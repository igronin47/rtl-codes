==> flow/design.v <==
`timescale 1ns / 1ps
module Digital_Clock(
    Clk_1sec,   
    reset,      
    seconds,
    minutes,
    hours);
    input Clk_1sec; 
    input reset;
    output [5:0] seconds;
    output [5:0] minutes;
    output [4:0] hours;
    reg [5:0] seconds;
    reg [5:0] minutes;
    reg [4:0] hours;
    always @(posedge(Clk_1sec) or posedge(reset))
    begin
        if(reset == 1'b1) begin   
            seconds = 0;
            minutes = 0;
            hours = 0;  end
        else 
         begin   
            seconds = seconds + 1;  
            if(seconds == 60) begin  
                seconds = 0;   
                minutes = minutes + 1;  
                if(minutes == 60) begin  
                    minutes = 0;   
                    hours = hours + 1;   
                   if(hours ==  24) begin   
                        hours = 0;  
                    end
                end
            end    
        end
    end    
endmodule
Step by step through the tools: Digital_Clock
What the tools print for Digital_Clock, step after step. Line numbers count from 1 in the design file above. Operators: Yosys type, input widths -> output width; for muxes data width and select width s. Cell names lack the library's common part. A cell with - has no value.

Top module: Digital_Clock. Clock: Clk_1sec. Library: sky130hd. Library corner: tt_025C_1v80.

Word-level counts
Yosys after proc, flatten, opt, wreduce and memory -nomap, before mapping. Enables and synchronous resets that opt folds into registers are not counted as muxes. Memory bits, and registers merged into a memory's read port (data or address), are not among the register bits. Print and check cells are not counted. Equal cells are merged and count once.

Under flip-flop bits (word level) stands 17. The entry for input port bits reads 2.

Under add/sub/neg operators stands 3. Under equality and inequality tests stands 3. The figure for multiplexer cells is 3. The entry for reduce/logical cells reads 1.

Operators by type and width (number): $add 6x1->6 const B (2); $eq 6x6->1 const B (2); $mux 6 (2); $add 5x1->5 const B (1); $eq 5x5->1 const B (1); $mux 5 (1); $reduce_and 2->1 (1).

Depth
Depth = most cells in a row (Yosys ltp): at word level without a register or memory, in the mapped netlist without a sequential cell, where the memories' decode and read muxes count.

For depth in word-level cells the number is 3. The figure for ABC_AREA is 0. For depth in mapped cells the number is 6. Under gate-level depth less buffers stands 5.

Synthesis result
The flow's flattened synthesis, as Yosys stat reports it; memories are mapped. The netlist is that of the ABC_AREA named above (0 if unset); the other value can give another one.

Cell types: dfrtp_1 (number 17, total area 425.408 um2); nand2_1 (number 15, total area 56.304 um2); o21ai_0 (number 8, total area 40.038 um2); ha_1 (number 3, total area 37.536 um2); nand4_1 (number 5, total area 31.28 um2); mux2_4 (number 2, total area 30.029 um2); buf_6 (number 2, total area 22.522 um2); a31oi_1 (number 3, total area 18.768 um2); a22o_1 (number 2, total area 17.517 um2); and4_1 (number 2, total area 17.517 um2); nand3_4 (number 1, total area 17.517 um2); o2111ai_1 (number 2, total area 17.517 um2); xnor2_1 (number 2, total area 17.517 um2); o41ai_2 (number 1, total area 16.266 um2); nand3_1 (number 3, total area 15.014 um2); nor2_1 (number 4, total area 15.014 um2); o211ai_1 (number 2, total area 15.014 um2); nor2b_4 (number 1, total area 13.763 um2).

Other cell types: 12; their cells: 13.

The figure for cell count is 88. Cell area after synthesis: 0.0009146 mm2. The entry for sequential area reads 0.0004254 mm2. The figure for flip-flops is 17.

Timing after synthesis
Source: OpenSTA report_checks on the synthesized netlist (no wires, ideal clock, input and output delay 20% of the period each), path of least setup slack; recovery checks are left aside. Register names are those of the netlist, which keeps one name where synthesis merged equal registers.

Path type: register -> register. Start: reg seconds[0]. End: reg hours[0]. Under clock period stands 1630 ps. Setup time: 125 ps. The entry for arrival time reads 1599 ps. For required time the number is 1505 ps. Under setup slack stands -94 ps. The figure for path delay is 1724 ps. The entry for driving pins on the path reads 7. For synthesis period reached the number is 1724 ps.

"path delay" is the arrival time less input delay plus setup time. "driving pins on the path": output pins that drive a net of the path, with the launching flip-flop's if there is one; two outputs of one cell count as two. "synthesis period reached" = period - worst setup slack (recovery checks aside). The figure is calculated, with input and output delays left at 20% of the set period. The rows between start and end are the longest chain of elaborated cells between them; the timing report does not say that the signal goes this way. Where chains are equally long, one stands for them. Each line given opens the expression or statement behind the cell; cells for indexed reads and writes are added by Yosys, which also makes memories of some case tables. At most two assigning lines are given for a register; there are more.

Path through: dfrtp_1 > ha_1 > nor2b_4 > and4_1 > buf_6 > nand3_4 > mux2_4. For length of the longest elaborated chain the number is 3. Elaborated cells between the ends (all ways): 3. The entry for source lines of those cells reads 2. Classes of those cells: 1 x add/sub; 1 x eq/ne; 1 x reduce/logical.

Ends and longest elaborated chain, after synthesis: from (decl) (RTL line 10) `output [5:0] seconds;`; from (assign) (RTL line 19) `seconds = 0;`; from (assign) (RTL line 24) `seconds = seconds + 1;`; $add 6x1->6 (RTL line 24); $eq 6x6->1 (RTL line 25) `if(seconds == 60) begin`; $reduce_and 2->1; to (assign) (RTL line 21) `hours = 0;  end`; to (assign) (RTL line 30) `hours = hours + 1;`; to (decl) (RTL line 12) `output [4:0] hours;`.

Timing after layout
Path of least setup slack in the final report of run A (OpenROAD, finished layout, wires in). Where an end is a register, its clock arrival counts in the times. The report prints the path's times to 10 ps; the period is as set.

Path type: register -> output. Start: reg seconds[2]. End: out seconds[2]. Under clock period stands 2110 ps. Output delay: 420 ps. The entry for arrival time reads 1430 ps. For required time the number is 1690 ps. Under setup slack stands 260 ps. The entry for driving pins on the path reads 2.

At most two assigning lines are given for a register; there are more.

Path through: dfrtp_1 > clkdlybuf4s50_1. For length of the longest elaborated chain the number is 0. Elaborated cells between the ends (all ways): 0. The entry for source lines of those cells reads 0.

Ends and longest elaborated chain, after layout: from (decl) (RTL line 10) `output [5:0] seconds;`; from (assign) (RTL line 19) `seconds = 0;`; from (assign) (RTL line 24) `seconds = seconds + 1;`; to (decl) (RTL line 10).

FLOW RESULTS
============

Measured results for Digital_Clock: 2 stored runs of the Yosys and OpenROAD flow on sky130hd. The settings differ; the order carries no meaning. The constraints put input and output delay at 20% of the set period each and load the outputs with 0.01 pF. "allowed time less slack (worst setup path)" is the time allowed to the run's worst setup path (the clock period less input and output delay, where it has them) less its slack. Clock arrival times count: a late capture clock shortens it, a late launch clock lengthens it. "allowed time less slack (worst setup path)" is known to 10 ps.

Files of run A:
==> flow/run.sh <==
#!/bin/bash
# the make line also repeats the synthesis and layout settings of config.mk as NAME=value (left out here)
make -C /OpenROAD-flow-scripts/flow DESIGN_CONFIG=/design/flow/config.mk WORK_HOME=/design/flow/orfs CLKGATE_MAP_FILE= finish
==> flow/config.mk <==
export PLATFORM = sky130hd
export DESIGN_NAME = Digital_Clock
export DESIGN_NICKNAME = Digital_Clock
export VERILOG_FILES = /design/flow/design.v
export SDC_FILE = /design/flow/constraint.sdc
export NUM_CORES = 4
export LEC_CHECK = 0
export CAP_MARGIN = 20
export CORE_MARGIN = 2
export CORE_UTILIZATION = 40
export SETUP_SLACK_MARGIN = 0.2
export SLEW_MARGIN = 20
==> flow/constraint.sdc <==
create_clock -name core_clock -period 2.11 [get_ports {Clk_1sec}]
set_input_delay 0.4220 -clock core_clock [delete_from_list [all_inputs] [get_ports {Clk_1sec}]]
set_output_delay 0.4220 -clock core_clock [all_outputs]
set_load 0.01 [all_outputs]

Results of run A. The std-cell area (final layout) reads 0.0011448 mm2. The smallest setup slack comes to 260 ps. The area inside the die boundary stands at 0.0026853 mm2. The final utilization comes to 0.523. The allowed time less slack (worst setup path) is 1430 ps. Critical path kind: register -> output. The synthesis area reads 0.0009146 mm2.

Files of run B:
==> flow/run.sh <==
#!/bin/bash
# the make line also repeats the synthesis and layout settings of config.mk as NAME=value (left out here)
make -C /OpenROAD-flow-scripts/flow DESIGN_CONFIG=/design/flow/config.mk WORK_HOME=/design/flow/orfs CLKGATE_MAP_FILE= finish
==> flow/config.mk <==
export PLATFORM = sky130hd
export DESIGN_NAME = Digital_Clock
export DESIGN_NICKNAME = Digital_Clock
export VERILOG_FILES = /design/flow/design.v
export SDC_FILE = /design/flow/constraint.sdc
export NUM_CORES = 4
export LEC_CHECK = 0
export ABC_AREA = 0
export CAP_MARGIN = 20
export CORE_ASPECT_RATIO = 1.19
export CORE_MARGIN = 4
export CORE_UTILIZATION = 35
export CTS_CLUSTER_DIAMETER = 41
export GPL_TIMING_DRIVEN = 1
export SETUP_SLACK_MARGIN = 0.22
export SLEW_MARGIN = 20
export TNS_END_PERCENT = 60
==> flow/constraint.sdc <==
create_clock -name core_clock -period 2.25 [get_ports {Clk_1sec}]
set_input_delay 0.4500 -clock core_clock [delete_from_list [all_inputs] [get_ports {Clk_1sec}]]
set_output_delay 0.4500 -clock core_clock [all_outputs]
set_load 0.01 [all_outputs]

Results of run B. The std-cell area (final layout) reads 0.0011261 mm2. The smallest setup slack comes to 360 ps. The area inside the die boundary stands at 0.0034982 mm2. The final utilization comes to 0.469. The allowed time less slack (worst setup path) is 1890 ps. Critical path kind: register -> register. The synthesis area reads 0.0009146 mm2.
